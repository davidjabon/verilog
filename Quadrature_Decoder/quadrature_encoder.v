==> flow/design.v <==
`timescale 1ns / 1ps
module quadrature_encoder(
    input clk,
    input reset,
    input a,
    input b,
    output dir,
    output [31:0] count
    );
reg [2:0] a_prev;
reg [2:0] b_prev;
reg dir_reg=1'b0;
reg [31:0] count_reg=0;
always @(posedge clk)
 begin
    a_prev <= {a_prev[1:0],a};
    b_prev <= {b_prev[1:0],b};
  end
always @(posedge clk or posedge reset)
   begin
    if (reset == 1'b1) begin
       {dir_reg, count_reg} <= {1'b0, 32'b0};
      end
    else
     case ({a_prev[2],b_prev[2],a_prev[1],b_prev[1]})
      4'b0010: {dir_reg,count_reg} <={1'b1,count_reg+32'b1};
      4'b1011: {dir_reg,count_reg} <={1'b1,count_reg+32'b1};
      4'b1101: {dir_reg,count_reg} <={1'b1,count_reg+32'b1};
      4'b0100: {dir_reg,count_reg} <={1'b1,count_reg+32'b1};
      4'b0001: {dir_reg,count_reg} <={1'b0,count_reg-32'b1};
      4'b0111: {dir_reg,count_reg} <={1'b0,count_reg-32'b1};
      4'b1110: {dir_reg,count_reg} <={1'b0,count_reg-32'b1};
      4'b1000: {dir_reg,count_reg} <={1'b0,count_reg-32'b1};
      default: {dir_reg,count_reg} <= {dir_reg,count_reg};
     endcase
   end
assign count=count_reg;
assign dir = dir_reg;
endmodule
# From RTL to reports: quadrature_encoder
# Tool output for the design above, in the order of the flow.
# Lines are those of the file above, counted from 1.
# Cell names lack the library's common part.
# The mark -- stands for no value.
[inputs]
top_module = "quadrature_encoder"
clk_port = "clk"
lib = "sky130hd"
corner = "tt_025C_1v80"

# Word-level counts
# Counts by Yosys on the flattened word-level netlist (proc, flatten, opt, wreduce; memories kept). Register bits leave out memories and registers merged into their read ports (data or address). Print and check cells are left out. Cells with the same type and inputs are merged into one.
[bits]
latchBits = 0
clocked_rd_ports_x_width = 0
wordCells = 18
mem_bits_rw = 0
input_bits = 4
reg_bits = 39
n_memories = 0
mem_bits_ro = 0
[op_classes]
div_mod_pow = 0
n_mux = 1
n_cmp = 0
addsub = 2
n_eq = 8
n_shift = 0
mul = 0
logic = 0
reduce_logical = 3
[op_table]
columns = ["operator", "n"]
rows = [
  ["parallel mux 33 bit (select 2 bit)", 1],
  ["adder 32 x 1 -> 32 bit with constant B", 1],
  ["subtractor 32 x 1 -> 32 bit with constant B", 1],
  ["equality test 4 bit with constant B", 4],
  ["equality test 4 x 3 -> 1 bit with constant B", 2],
  ["OR reduction 4 bit", 2],
  ["equality test 4 x 1 -> 1 bit with constant B", 1],
  ["equality test 4 x 2 -> 1 bit with constant B", 1],
  ["nonzero test 2 bit", 1],
]

# Depth
# Longest topological path by Yosys (ltp), each cell counted once; first at word level (registers and memories cut), then after technology mapping (sequential cells cut; the memories' decode and read muxes count).
[logic_depth]
ltp_word = 3
ABC_AREA = 1
depth_mapped = 17

# Netlist
# Yosys stat after the flow's synthesis: flattened, memories mapped to cells. It holds for the ABC_AREA given above (unset counts as 0); a run with the other value may have another netlist.
# Totals and module areas in this step are rounded.
[by_type]
columns = ["cell_type", "n", "type_area_um2"]
rows = [
  ["nand2_1", 261, 979.69],
  ["dfrtp_1", 33, 825.792],
  ["inv_1", 112, 420.403],
  ["ha_1", 30, 375.36],
  ["nand3_1", 40, 200.192],
  ["nor2_1", 36, 135.13],
  ["xnor2_1", 14, 122.618],
  ["dfxtp_1", 6, 120.115],
  ["a21oi_1", 19, 95.091],
  ["nand2_2", 15, 93.84],
  ["nand3_2", 6, 60.058],
  ["o21ai_1", 9, 45.043],
  ["o21ai_2", 5, 43.792],
  ["nand3b_1", 5, 37.536],
  ["buf_6", 3, 33.782],
  ["xor2_1", 3, 26.275],
  ["o21bai_1", 3, 22.522],
  ["fa_1", 1, 20.019],
]
# Other cell types: 13; their cells: 23.
[mapped]
cells = 624
sequential_area_um2 = 950
area_um2 = 3800
ff_cells = 39

# Worst setup path after synthesis
# OpenSTA on the mapped netlist: ideal clock, no wires. The path of least setup slack (recovery checks aside). Input and output delay are each 20% of the period. Register names are those of the netlist, which keeps one name where synthesis merged equal registers.
[synth_path]
path_type = "register to register"
startpoint = "register a_prev[1]"
endpoint = "register count_reg[29]"
delay_ns = 2.532
arrival_time_ns = 2.415
clock_period_ns = 6.04
required_ns = 5.923
driving_pins = 14
t_first_pin_ns = 0.000
setup_time_ns = 0.117
setup_slack_ns = 3.508
period_less_setup_slack_ns = 2.532
# "delay_ns" = arrival - input delay + setup time.
# "driving_pins": output pins that drive a net of the path, with the launching flip-flop's if there is one; two outputs of one cell count as two.
# "period_less_setup_slack_ns" = period - worst setup slack (recovery checks aside). The figure is calculated, with input and output delays left at 20% of the set period.
# Between the ends stands the longest chain of elaborated cells between them, by number of cells; it is not shown to be the way that was timed. Of several equally long chains one is given.
# Each line given opens the expression or statement behind the cell; cells for indexed reads and writes are added by Yosys, which also makes memories of some case tables.
[synth_between]
path_cell_list = "dfxtp_1 xnor2_1 nand2_2 inv_1 ha_1 or2_1 nand3_1 nand2_2 nand2_1 nand2_2 nand2_2 nand3_1 nand3_1 nand2_1"
elab_chain_len = 3
[synth_rtl]
columns = ["element", "line_no", "rtl"]
rows = [
  ["start: declaration", 10, "reg [2:0] a_prev;"],
  ["start: assignment", 16, "a_prev <= {a_prev[1:0],a};"],
  ["equality test 4 bit", 25, "case ({a_prev[2],b_prev[2],a_prev[1],b_prev[1]})"],
  ["OR reduction 4 bit", "--", ""],
  ["parallel mux 33 bit (select 2 bit)", 25, ""],
  ["end: declaration", 13, "reg [31:0] count_reg=0;"],
]

# Path in the finished layout
# From the final timing report of run A: the path of least setup slack in the routed layout; clock arrival at registers is part of the times.
[layout_path]
path_type = "register to register"
startpoint = "register b_prev[1]"
endpoint = "register count_reg[28]"
setup_time_ns = 0.10
clock_period_ns = 6.51
setup_slack_ns = 3.54
arrival_time_ns = 3.17
driving_pins = 15
required_ns = 6.71
t_first_pin_ns = 0.30
# Between the ends stands the longest chain of elaborated cells between them, by number of cells; it is not shown to be the way that was timed. Of several equally long chains one is given.
[layout_between]
path_cell_list = "dfxtp_1 xor2_1 nand2_2 inv_2 ha_1 nand2_1 inv_2 nand2_1 inv_2 nand3_1 nand3_2 nand2_1 nand3_1 nand3_1 nand2_1"
elab_chain_len = 3
[layout_rtl]
columns = ["element", "line_no", "rtl"]
rows = [
  ["start: declaration", 11, "reg [2:0] b_prev;"],
  ["start: assignment", 17, "b_prev <= {b_prev[1:0],b};"],
  ["equality test 4 bit", 25, "case ({a_prev[2],b_prev[2],a_prev[1],b_prev[1]})"],
  ["OR reduction 4 bit", "--", ""],
  ["parallel mux 33 bit (select 2 bit)", 25, ""],
  ["end: declaration", 13, "reg [31:0] count_reg=0;"],
]

# 2 stored runs of quadrature_encoder in the flow (synthesis by Yosys, layout by OpenROAD, sky130hd cells), in arbitrary order. Constraints: input delay and output delay 20% of the set period each, output load 0.01 pF.
# "period_reached_ns" is the run's clock period less its worst setup slack. It is reckoned from that one timing run; input and output delays stay at 20% of the period that was set.
# "worstPathTime_ns" = time allowed to the worst setup path (clock period - input delay - output delay, where it has them) - its slack; a late launch clock adds to it, a late capture clock takes from it.
# The measured numbers are rounded.

[[run]]
name = "run A"
[run.settings]
period_ns = 6.51
CORE_UTILIZATION = 19
PLACE_DENSITY_LB_ADDON = 0.0
CELL_PAD_IN_SITES_GLOBAL_PLACEMENT = 2
ABC_AREA = 1
GPL_TIMING_DRIVEN = 0
GPL_ROUTABILITY_DRIVEN = 1
CTS_CLUSTER_SIZE = 38
CTS_CLUSTER_DIAMETER = 180
CAP_MARGIN = 20
CORE_MARGIN = 2
SLEW_MARGIN = 20
[run.results]
synth_chip_area_um2 = 3800
die_footprint_um2 = 21000
stdcell_area_um2 = 4700
setup_worst_slack_ns = 3.5
holdWs_ns = 0.33
period_reached_ns = 2.972
worstPathTime_ns = 2.97
worst_path_kind = "register to register"

[[run]]
name = "run B"
[run.settings]
period_ns = 4.29
CORE_UTILIZATION = 29
CORE_ASPECT_RATIO = 1.0
CORE_MARGIN = 10
CELL_PAD_IN_SITES_DETAIL_PLACEMENT = 0
TNS_END_PERCENT = 35
ABC_AREA = 0
GPL_TIMING_DRIVEN = 0
CTS_CLUSTER_SIZE = 11
SLEW_MARGIN = 20
MIN_ROUTING_LAYER = "met2"
CAP_MARGIN = 20
[run.results]
synth_chip_area_um2 = 2900
die_footprint_um2 = 14000
stdcell_area_um2 = 3500
setup_worst_slack_ns = 0.39
holdWs_ns = 0.33
period_reached_ns = 3.901
worstPathTime_ns = 3.90
worst_path_kind = "register to register"
